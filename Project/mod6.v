==> flow/design.v <==
module mod6(
				input clk,
				input [1:0] prevTurn,
				output reg [1:0] reallyErased,
				output reg [3:0] randomDebug,
				output wire [3:0] rndDebug2
				);
integer mov_counter;
integer array_counter;
integer flag;
reg [1:0] bookKeeper [24:0];
integer i;
initial 
begin 
	mov_counter = 0;
	array_counter = 0;
	flag = 0;
	for (i = 0; i <= 24; i = i + 1)
	begin
		bookKeeper[i] = 2'b00;
	end
end
always @(posedge clk) begin
	mov_counter <= mov_counter + 1;
	if(mov_counter == 25) begin
		mov_counter <= 0;
		randomDebug <= 0;
	end
	if (mov_counter % 6 == 0) begin
		bookKeeper[array_counter] <= 2'b11;
		flag <= 1;
		randomDebug <= 1;
	end else if (flag == 1) begin
		reallyErased <= array_counter;
		flag <= 0;
		randomDebug <= 2;
		array_counter <= array_counter + 1;
	end
end 
assign rndDebug2 = mov_counter;
endmodule
; ---- Tool chain data of mod6
; What the tools print for mod6, step after step.
; Lines are those of the file above, counted from 1.
; Cell names lack the library's common part.
; The mark n/a stands for no value.
[setup]
design = mod6
clock_port = clk
library = sky130hd
pvt_corner = tt_025C_1v80

; ---- After elaboration
; Yosys after proc, flatten, opt, wreduce and memory -nomap, before mapping. Memory bits, and registers merged into a memory's read port (data or address), are not among the register bits. Print and check cells are not counted. Equal cells are merged and count once.
[op_classes]
bitwise = 1
reduce_and_logical = 3
div_mod_pow = 1
muxes = 2
add_sub_neg = 2
n_eq = 1
[ops]
columns = op, count
row1 = 32-bit by 4-bit modulo with 32-bit output with constant B, 1
row2 = 32-bit by 2-bit adder with 32-bit output with constant B, 2
row3 = 32-bit by 6-bit == test with 1-bit output with constant B, 1
row4 = 32-bit zero test, 1
row5 = 2-bit 2-to-1 mux, 2
row6 = 2-bit AND reduction, 1
row7 = 2-bit nonzero test, 1
row8 = 1-bit inverter, 1
[word_totals]
wordCells = 15
reg_bits = 69
input_bits = 3

; ---- Logic depth
; Yosys ltp: most cells in a row. Word level: on the elaborated netlist, between registers, memories and ports. Mapped: between sequential cells and ports; inverters and the memories' decode and read muxes count.
[depth]
depth_word = 4
abc_area = 0
depth_mapped = 41
depth_no_buf = 37

; ---- After synthesis
; Yosys stat after the flow's synthesis: flattened, memories mapped to cells. It holds for the ABC_AREA given above (unset counts as 0); a run with the other value may have another netlist.
[by_type]
columns = cell_type, count
row1 = dfxtp_1, 35
row2 = xnor2_1, 62
row3 = nand2_1, 68
row4 = nor2_1, 65
row5 = xor2_1, 26
row6 = nand3_1, 35
row7 = nor3_1, 33
row8 = edfxtp_1, 4
row9 = a21oi_1, 23
row10 = o21ai_0, 23
row11 = a211oi_1, 13
row12 = ha_1, 7
row13 = clkbuf_1, 23
row14 = nand4_1, 13
row15 = o41ai_2, 5
row16 = nand2b_1, 12
row17 = mux2i_1, 7
row18 = nor4_1, 11
; Other cell types: 72; their cells: 213.
[synth_totals]
cells = 678
ffs = 39
mapped_area_um2 = 5052.3
seq_area_um2 = 820.8
buf_cells = 43

; ---- Worst setup path after synthesis
; OpenSTA on the mapped netlist: ideal clock, no wires. The path of least setup slack (recovery checks aside). Input and output delay are each 20% of the period. Register names are those of the netlist, which keeps one name where synthesis merged equal registers.
[synth_path]
kind = reg2reg
from = reg mov_counter[11]
to = reg array_counter[0]
t_arrival_ns = 8.685
period_ns = 8.85
setup_time_ns = 0.309
path_stages = 40
slack_ns = -0.144
launch_ns = 0.000
required_time_ns = 8.541
path_buffers = 4
path_delay_ns = 8.994
synth_period_reached_ns = 8.994
; "path_delay_ns" is the arrival time less input delay plus setup time.
; "path_stages" counts driving pins, that of a launching flip-flop among them; a cell with two outputs on the path counts twice.
; "synth_period_reached_ns" is the clock period less the worst setup slack; recovery checks do not enter. This is arithmetic on one report: input and output delays are still those of the set period (20% each).
; Between the ends stands the longest chain of elaborated cells between them, by number of cells; it is not shown to be the way that was timed. Of several equally long chains one is given.
; A line is the first line of the expression or statement that the cell stems from. Yosys adds cells for indexed reads and writes and turns some case tables into memories.
[synth_between]
path_cell_list = dfxtp_1 buf_2 or4_4 nand4bb_4 buf_2 o41ai_2 xnor2_1 nand2_1 a211o_1 a32oi_1 a21o_1 nand2_1 a311o_1 a211oi_2 buf_4 o22ai_1 or3_4 mux2i_1 (+4 left out) nor3_2 a221oi_1 and3_1 clkbuf_1 a32o_1 nor4_1 o22a_2 inv_2 nand2_1 a21oi_1 a41oi_1 ha_1 a21oi_1 o32a_1 mux2i_1 nor2_1 o2111ai_1 and2_1
elab_chain_len = 4
cells_between = 4
lines_between = 1
[synth_rtl]
columns = item, line
row1 = "start, declared", 8  ; integer mov_counter;
row2 = "start, assigned", 24  ; mov_counter <= mov_counter + 1;
row3 = "start, assigned", 26  ; mov_counter <= 0;
row4 = 32-bit by 4-bit modulo with 32-bit output, 29  ; if (mov_counter % 6 == 0) begin
row5 = 32-bit zero test, 29
row6 = 1-bit inverter, n/a
row7 = 2-bit AND reduction, n/a
row8 = "end, assigned", 37  ; array_counter <= array_counter + 1;
row9 = "end, declared", 9  ; integer array_counter;

; ---- Path in the finished layout
; Path of least setup slack in the final report of run A (OpenROAD, finished layout, wires in). Where an end is a register, its clock arrival counts in the times.
[layout_path]
kind = reg2reg
from = reg mov_counter[20]
to = reg reallyErased[1]
setup_time_ns = 0.28
path_stages = 43
required_time_ns = 7.61
period_ns = 7.6
path_buffers = 7
launch_ns = 0.29
t_arrival_ns = 9.28
slack_ns = -1.67
; Between the ends stands the longest chain of elaborated cells between them, by number of cells; it is not shown to be the way that was timed. Of several equally long chains one is given.
[layout_between]
path_cell_list = dfxtp_2 or4_4 or4_4 o41ai_4 buf_6 xnor2_4 nor4_4 buf_4 buf_6 a211oi_2 o211a_1 o31ai_4 buf_6 buf_6 a32o_2 or3_4 nor3_1 o21a_1 (+7 left out) and2_4 nor3_4 a2111o_1 o31ai_4 o32ai_2 nor4_2 o22a_2 inv_2 nand2_2 a21oi_4 a41oi_2 ha_2 a21oi_2 o32a_1 mux2i_1 nor2_1 o2111ai_2 and2_4
elab_chain_len = 4
cells_between = 4
lines_between = 1
[layout_rtl]
columns = item, line
row1 = "start, declared", 8  ; integer mov_counter;
row2 = "start, assigned", 24  ; mov_counter <= mov_counter + 1;
row3 = "start, assigned", 26  ; mov_counter <= 0;
row4 = 32-bit by 4-bit modulo with 32-bit output, 29  ; if (mov_counter % 6 == 0) begin
row5 = 32-bit zero test, 29
row6 = 1-bit inverter, n/a
row7 = 2-bit AND reduction, n/a
row8 = "end, assigned", 34  ; reallyErased <= array_counter;
row9 = "end, declared", 4  ; output reg [1:0] reallyErased,

; Record of 2 stored runs of the RTL-to-layout flow on mod6, platform sky130hd. The runs are unordered. Constraints: input delay and output delay 20% of the set period each, output load 0.01 pF.
; By "achieved_period_ns" is meant the clock period of the run minus its worst setup slack. This is arithmetic on one report: input and output delays are still those of the set period (20% each).
; "worst_path_allowed_less_slack_ns" is the time allowed to the run's worst setup path (the clock period less input and output delay, where it has them) less its slack. Clock arrival times count: a late capture clock shortens it, a late launch clock lengthens it.
; "total_power_mw" rests on the timing tool's default activity at the inputs, not on a simulated workload.

[run A: settings]
period_ns = 7.6
CORE_UTILIZATION = 23
SETUP_SLACK_MARGIN = 2.1
PLACE_DENSITY = 0.47
CTS_CLUSTER_DIAMETER = 108
SLEW_MARGIN = 25
MIN_ROUTING_LAYER = met2
CAP_MARGIN = 20
CORE_MARGIN = 2
[run A: results]
achieved_period_ns = 9.273
synth_area_um2 = 5052.3
setup_ws_ns = -1.673
util_pct = 37.1
total_power_mw = 0.4523
final_die_area_um2 = 23167.9
final_hold_ws_ns = 0.485
post_route_stdcell_area_um2 = 8051.5
total_negative_slack_ns = -11.296
worst_path_allowed_less_slack_ns = 9.27
critical_path_kind = reg2reg

[run B: settings]
period_ns = 17.7
CORE_UTILIZATION = 35
PLACE_DENSITY_LB_ADDON = 0.22
CORE_ASPECT_RATIO = 1.9
CELL_PAD_IN_SITES_GLOBAL_PLACEMENT = 3
GPL_TIMING_DRIVEN = 1
GPL_ROUTABILITY_DRIVEN = 0
CTS_CLUSTER_DIAMETER = 40
SLEW_MARGIN = 5
MIN_ROUTING_LAYER = met1
MAX_ROUTING_LAYER = met4
CAP_MARGIN = 20
CORE_MARGIN = 2
[run B: results]
worst_path_allowed_less_slack_ns = 11.34
critical_path_kind = reg2reg
achieved_period_ns = 11.343
total_power_mw = 0.1941
synth_area_um2 = 5052.3
final_die_area_um2 = 15462.5
final_hold_ws_ns = 0.466
setup_ws_ns = 6.357
total_negative_slack_ns = 0.000
util_pct = 38.0
post_route_stdcell_area_um2 = 5362.6
