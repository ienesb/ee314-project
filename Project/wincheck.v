==> flow/design.v <==
module wincheck
					(input clk,
					 input [4:0] fakePosx,  
					 input [4:0] fakePosy,
					 output reg [7:0] scoreTrig,
					 output reg [7:0] scoreCirc,
					 output reg [3:0] score,  
					 output reg [7:0] debug);  
reg [1:0] board [127:0]; 
integer dxmin, dymin, dxmax, dymax, negdiagoffset_min, negdiagoffset_max, posdiagoffset_min, posdiagoffset_max;
integer dx, dy, negdiagoffset, posdiagoffset;
integer xcounter = 0;
integer ycounter = 0;
integer posdiagcounter = 0;
integer negdiagcounter = 0;
integer i, j;
reg [1:0] prevTurn = 2'b01;
integer checker_st = 0;  
initial
begin
scoreCirc = 0;
scoreTrig = 0;
for(i = 0; i <= 9; i = i + 1)
	begin
		for(j = 0; j <= 9; j = j + 1)
		begin
		board[i*10 + j] = 'b00;
		end
	end
end
always @(posedge clk)
begin
	case (checker_st)
	0: begin
		dxmin <= ( ( (fakePosx - (5'b00011)) > 5'b10000)) ? (-fakePosx) : -3; 
		dymin <= ( ( (fakePosy - (5'b00011)) > 5'b10000)) ? (-fakePosy) : -3;
		dxmax <= ( ( (fakePosx + (5'b00011)) >= 5'b01010)) ? (10 - fakePosx) : 3;
		dymax <= ( ( (fakePosy + (5'b00011)) >= 5'b01010)) ? (10 - fakePosy) : 3;
		checker_st <= 1;
		end
	1: begin
		dx <= dxmin;
		dy <= dymin;
		if ((-dxmin) >= (-dymin)) begin
			posdiagoffset_min <= dymin;
		end else if ((-dymin) > (-dxmin)) begin
			posdiagoffset_min <= dxmin;
		end
		if (dxmax <= dymax) begin
			posdiagoffset_max <= dxmax;
		end else if (dxmax > dymax) begin
			posdiagoffset_max <= dymax;
		end
		if ((-dymin) >= (dxmax)) begin
			negdiagoffset_max <= dxmax;
		end else if ((dxmax) > (-dymin)) begin
			negdiagoffset_max <= dymin;
		end
		if ((-dxmin) <= dymax) begin
			negdiagoffset_min <= dxmin;
		end else if ((-dxmin) > dymax) begin
			negdiagoffset_min <= dymax;
		end	
		checker_st <= 2;
		end  
		2: begin
			posdiagoffset <= posdiagoffset_min;
			negdiagoffset <= negdiagoffset_min;
				board[10] = 2'b01;
				board[13] = 2'b01;
				board[12] = 2'b01;
				board[11] = 2'b01;
				debug <= scoreTrig;
				score <= (fakePosy * 10) + fakePosx + dx;
			if (xcounter == 4 & prevTurn == 2'b01) begin
				scoreTrig <= scoreTrig + 1;
				checker_st <= 6;
			end else if (xcounter == 4 && prevTurn == 2'b10) begin 
				scoreCirc <= scoreCirc + 1;
				checker_st <= 6;
			end else if(dx > dxmax) begin
				xcounter <= 0;
			end else if(board[(fakePosy * 10) + fakePosx + dx] == prevTurn) begin
				dx <= dx + 1;
				xcounter <= xcounter + 1;	
			end else begin
				dx <= dx + 1;
				xcounter <= 0;
			end
			if (ycounter == 4 && prevTurn == 2'b01) begin
				scoreTrig <= scoreTrig + 1;
				checker_st <= 6;
			end else if (ycounter == 4 && prevTurn == 2'b10) begin
				scoreCirc <= scoreCirc + 1;
				checker_st <= 6;
	   	end else if(dy > dymax) begin
				ycounter <= 0;
	   	end else if(board[((fakePosy + dy) * 10)+ fakePosx] == prevTurn) begin
				dy <= dy + 1;
				ycounter <= ycounter + 1;	
			end else begin
				dy <= dy + 1;
				ycounter <= 0;
			end
			if (dy > dymax && dx > dxmax)
			begin
				checker_st <= 3;
			end
			end 
		3: begin
			end
			6: begin
				debug <= 4'b1111;
				score <= scoreTrig;
				end
		endcase
end  
endmodule
# Reports on wincheck
# Tool output for the design above, in the order of the flow.
# Lines are those of the file above, counted from 1.
# Library cell names are shortened.
design:
  design: "wincheck"
  clock_port: "clk"
  lib: "sky130hd"
  lib_corner: "tt_025C_1v80"

# After elaboration
# Yosys after proc, flatten, opt, wreduce and memory -nomap, before mapping. Print and check cells are not counted. Equal cells are merged and count once.
bits:
  ff_bits: 308
  input_bits: 11
  out_inout_bits: 28
  wordCells: 349
classes:
  n_addsub: 17
  n_mul: 2
  compare: 6
  n_eq: 266
  mux: 22
  bitwise: 4
  n_reduce_logical: 20
op_table:
  columns: ["cell", "count"]
  rows:
  - ["7-bit equality test with constant B", 128]
  - ["7-bit by 6-bit equality test with 1-bit output with constant B", 64]
  - ["7-bit by 5-bit equality test with 1-bit output with constant B", 32]
  - ["32-bit two-way mux", 7]
  - ["96-bit OR reduction", 2]
  - ["32-bit by 2-bit adder with 32-bit output with constant B", 4]
  - ["32-bit case mux with 2-bit select", 2]
  - ["2-bit case mux with 30-bit select", 2]
  - ["7-bit by 4-bit equality test with 1-bit output with constant B", 16]
  - ["32-bit by 3-bit multiplier with 6-bit output with constant B", 1]
  - ["32-bit case mux with 3-bit select", 1]
  - ["32-bit > comparator", 2]
  - ["32-bit by 4-bit equality test with 1-bit output with constant B", 2]
  - ["5-bit negator with 32-bit output", 2]
  - ["7-bit by 3-bit equality test with 1-bit output with constant B", 8]
  - ["32-bit by 1-bit equality test with 1-bit output with constant B", 1]
  - ["32-bit by 2-bit equality test with 1-bit output with constant B", 1]
  - ["32-bit by 3-bit equality test with 1-bit output with constant B", 1]
  - ["32-bit logical NOT", 1]
  - ["5-bit by 32-bit adder with 32-bit output", 1]
  - ["7-bit by 2-bit equality test with 1-bit output with constant B", 4]
  - ["5-bit by 3-bit multiplier with 6-bit output with constant B", 1]
  - ["8-bit case mux with 2-bit select", 1]
  - ["8-bit two-way mux", 2]
  - ["7-bit by 1-bit equality test with 1-bit output with constant B", 2]
  - ["7-bit by 5-bit adder with 7-bit output", 2]
  - ["7-bit logical NOT", 2]
  - ["4-bit by 5-bit subtractor with 6-bit output with constant A", 2]
# Not listed: further kinds 19, cells in them 43.

# Depth
# Longest topological path by Yosys (ltp), each cell counted once; first at word level (registers and memories cut), then after technology mapping (sequential cells cut; the memories' decode and read muxes count).
logic_depth:
  ltp_word: 12
  ABC_AREA: 0
  ltp_mapped: 16
  depth_no_buf: 15

# Synthesis result
# The flow's flattened synthesis, as Yosys stat reports it; memories are mapped. The netlist is that of the ABC_AREA named above (0 if unset); the other value can give another one.
mapped:
  cells: 1152
  yosys_area_um2: 11862.6
  sequential_area_um2: 5435.2
  ffs: 181
  buf_cells: 32
by_type:
  columns: ["cell_type", "count", "type_area_um2"]
  rows:
  - ["edfxtp_1", 181, 5.44E+03]
  - ["ha_1", 104, 1.3E+03]
  - ["xor2_1", 88, 770.739]
  - ["xnor2_1", 65, 569.296]
  - ["nor2_1", 143, 536.765]
  - ["a21oi_1", 94, 470.451]
  - ["nand2_1", 110, 412.896]
  - ["nand3_1", 53, 265.254]
  - ["inv_1", 54, 202.694]
  - ["nand4_1", 31, 193.936]
  - ["and3_1", 30, 187.68]
  - ["fa_1", 9, 180.173]
  - ["a21o_1", 15, 112.608]
  - ["and4_1", 11, 96.342]
  - ["nor4_1", 15, 93.84]
  - ["o21ai_0", 18, 90.086]
  - ["nor3_1", 17, 85.082]
  - ["nand2b_1", 13, 81.328]
# Not listed: further types 37, cells in them 101.

# Path before layout
# Path of least setup slack by OpenSTA after synthesis, without wires, with an ideal clock, recovery checks aside; 20% of the period is set as input and as output delay. Where synthesis merged equal registers, the netlist keeps one of their names.
synth_path:
  kind: "reg2reg"
  start: "register dxmax[30]"
  end: "register dx[0]"
  period_ns: 5.43
  setup_ns: 0.432
  launch_ns: 0.000
  t_arrival_ns: 4.423
  required_ns: 4.998
  slack_ns: 0.575
  path_delay_ns: 4.855
  path_stages: 11
  path_buffers: 0
  synth_period_reached_ns: 4.855
# "path_delay_ns" = arrival - input delay + setup time.
# "path_stages": output pins that drive a net of the path, with the launching flip-flop's if there is one; two outputs of one cell count as two.
# "synth_period_reached_ns" = period - worst setup slack (recovery checks aside). The figure is calculated, with input and output delays left at 20% of the set period.
# The rows between start and end are the longest chain of elaborated cells between them; the timing report does not say that the signal goes this way. Where chains are equally long, one stands for them.
# Each line given opens the expression or statement behind the cell; cells for indexed reads and writes are added by Yosys, which also makes memories of some case tables.
# A register here has more assigning lines than the two given.
# Only ways into the end's enable, where the timed path ends, are counted here.
synth_between:
  cell_sequence: "edfxtp_1 > inv_1 > ha_1 > a21oi_1 > nand2_1 > a221o_1 > a211o_1 > a2111oi_2 > a211oi_2 > or3_1 > a21oi_1"
  elab_chain_len: 3
  cone_cells: 3
  cone_classes: "compare (1); eq/ne (1); reduce/logical (1)"
synth_rtl:
  columns: ["item", "line", "source"]
  rows:
  - ["start: declaration", 10, "integer dxmin, dymin, dxmax, dymax, negdiagoffset_min, negdiagoffset_max, posdiagoffset_min, posdiagoffset_max ..."]
  - ["start: assignment", 37, "dxmax <= ( ( (fakePosx + (5'b00011)) >= 5'b01010)) ? (10 - fakePosx) : 3;"]
  - ["32-bit > comparator", 81, "end else if(dx > dxmax) begin"]
  - ["2-bit != test", null, null]
  - ["3-bit AND reduction", null, null]
  - ["end: assignment", 84, "dx <= dx + 1;"]
  - ["end: assignment", 87, "dx <= dx + 1;"]
  - ["end: declaration", 11, "integer dx, dy, negdiagoffset, posdiagoffset;"]

# Timing after layout
# From the final timing report of record 1: the path of least setup slack in the routed layout; clock arrival at registers is part of the times.
layout_path:
  kind: "in2reg"
  start: "input port fakePosy[0]"
  end: "register ycounter[3]"
  period_ns: 7.98
  input_delay_ns: 1.60
  setup_ns: 0.26
  launch_ns: 1.60
  t_arrival_ns: 5.79
  required_ns: 8.16
  slack_ns: 2.37
  path_stages: 15
  path_buffers: 1
# The rows between start and end are the longest chain of elaborated cells between them; the timing report does not say that the signal goes this way. Where chains are equally long, one stands for them.
# A register here has more assigning lines than the two given.
layout_between:
  cell_sequence: "clkdlybuf4s50_1 > ha_1 > fa_1 > a21o_1 > a21oi_1 > xnor2_1 > ha_1 > inv_1 > fa_1 > nor3_1 > xnor2_2 > xnor2_2 > mux2i_1 > a31o_4 > nor2_1"
  elab_chain_len: 12
  cone_cells: 140
  lines_between: 4
  cone_classes: "add/sub (2); mul (1); eq/ne (128); mux (4); logic (1); reduce/logical (4)"
layout_rtl:
  columns: ["item", "line", "source"]
  rows:
  - ["start: declaration", 4, "input [4:0] fakePosy,"]
  - ["5-bit by 32-bit adder with 32-bit output", 98, "end else if(board[((fakePosy + dy) * 10)+ fakePosx] == prevTurn) begin"]
  - ["32-bit by 3-bit multiplier with 6-bit output", 98, null]
  - ["7-bit by 5-bit adder with 7-bit output", 98, null]
  - ["7-bit equality test", 98, null]
  - ["96-bit OR reduction", null, null]
  - ["2-bit case mux with 30-bit select", 98, null]
  - ["2-bit two-way mux", 96, "end else if(dy > dymax) begin"]
  - ["2-bit two-way mux", 90, "if (ycounter == 4 && prevTurn == 2'b01) begin"]
  - ["2-bit two-way mux", 33, "case (checker_st)"]
  - ["2-bit by 1-bit equality test with 1-bit output", 98, null]
  - ["1-bit inverter", null, null]
  - ["2-bit OR reduction", null, null]
  - ["end: assignment", 97, "ycounter <= 0;"]
  - ["end: assignment", 100, "ycounter <= ycounter + 1;"]
  - ["end: declaration", 13, "integer ycounter = 0;"]

Subject: flow runs of wincheck

Hi,

wincheck through Yosys and OpenROAD on sky130hd: 2 stored runs, unordered, with their settings and measured results. The constraints put input and output delay at 20% of the set period each and load the outputs with 0.01 pF.
"achievedPeriod_ns" = clock period - worst setup slack. The figure is calculated, with input and output delays left at 20% of the set period.
"critical_path_time_ns": the worst setup path's part of the clock period (all of it between registers, 20% less for each end at a port) less its slack. A launch clock that arrives late makes it longer, a capture clock that arrives late makes it shorter.
"fin_power_w" is the tool's figure for a default switching activity; nothing was simulated.

--- record 1 ---
==> flow/run.sh <==
#!/bin/bash
# the make line also repeats the synthesis and layout settings of config.mk as NAME=value (left out here)
make -C /OpenROAD-flow-scripts/flow DESIGN_CONFIG=/design/flow/config.mk WORK_HOME=/design/flow/orfs CLKGATE_MAP_FILE= finish
==> flow/config.mk <==
export PLATFORM = sky130hd
export DESIGN_NAME = wincheck
export DESIGN_NICKNAME = wincheck
export VERILOG_FILES = /design/flow/design.v
export SDC_FILE = /design/flow/constraint.sdc
export NUM_CORES = 4
export LEC_CHECK = 0
export CAP_MARGIN = 10
export CORE_ASPECT_RATIO = 1.61
export CORE_MARGIN = 2
export CORE_UTILIZATION = 46
export CTS_CLUSTER_DIAMETER = 104
export PLACE_DENSITY_LB_ADDON = 0.29
export SLEW_MARGIN = 40
export TNS_END_PERCENT = 60
==> flow/constraint.sdc <==
create_clock -name core_clock -period 7.98 [get_ports {clk}]
set_input_delay 1.5960 -clock core_clock [delete_from_list [all_inputs] [get_ports {clk}]]
set_output_delay 1.5960 -clock core_clock [all_outputs]
set_load 0.01 [all_outputs]

==> results, as YAML <==
results:
  synthArea_um2: 11862.6
  design.die.area_um2: 27125.1
  stdcell_area_um2: 13110.1
  layout_utilization_pct: 51.7
  worstSetupSlack_ns: 2.371
  setupTns_ns: 0.000
  ws_hold_ns: 0.516
  fin_power_w: 0.004998
  achievedPeriod_ns: 5.609
  critical_path_time_ns: 4.01
  worst_path_kind: "in2reg"

--- record 2 ---
==> flow/run.sh <==
#!/bin/bash
# the make line also repeats the synthesis and layout settings of config.mk as NAME=value (left out here)
make -C /OpenROAD-flow-scripts/flow DESIGN_CONFIG=/design/flow/config.mk WORK_HOME=/design/flow/orfs CLKGATE_MAP_FILE= finish
==> flow/config.mk <==
export PLATFORM = sky130hd
export DESIGN_NAME = wincheck
export DESIGN_NICKNAME = wincheck
export VERILOG_FILES = /design/flow/design.v
export SDC_FILE = /design/flow/constraint.sdc
export NUM_CORES = 4
export LEC_CHECK = 0
export CAP_MARGIN = 20
export CORE_MARGIN = 2
export CORE_UTILIZATION = 40
export SLEW_MARGIN = 20
==> flow/constraint.sdc <==
create_clock -name core_clock -period 5.56 [get_ports {clk}]
set_input_delay 1.1120 -clock core_clock [delete_from_list [all_inputs] [get_ports {clk}]]
set_output_delay 1.1120 -clock core_clock [all_outputs]
set_load 0.01 [all_outputs]

==> results, as YAML <==
results:
  synthArea_um2: 11862.6
  design.die.area_um2: 31050.0
  stdcell_area_um2: 13261.5
  layout_utilization_pct: 45.1
  worstSetupSlack_ns: 0.838
  setupTns_ns: 0.000
  ws_hold_ns: 0.518
  fin_power_w: 0.007243
  achievedPeriod_ns: 4.722
  critical_path_time_ns: 3.61
  worst_path_kind: "in2reg"

Regards
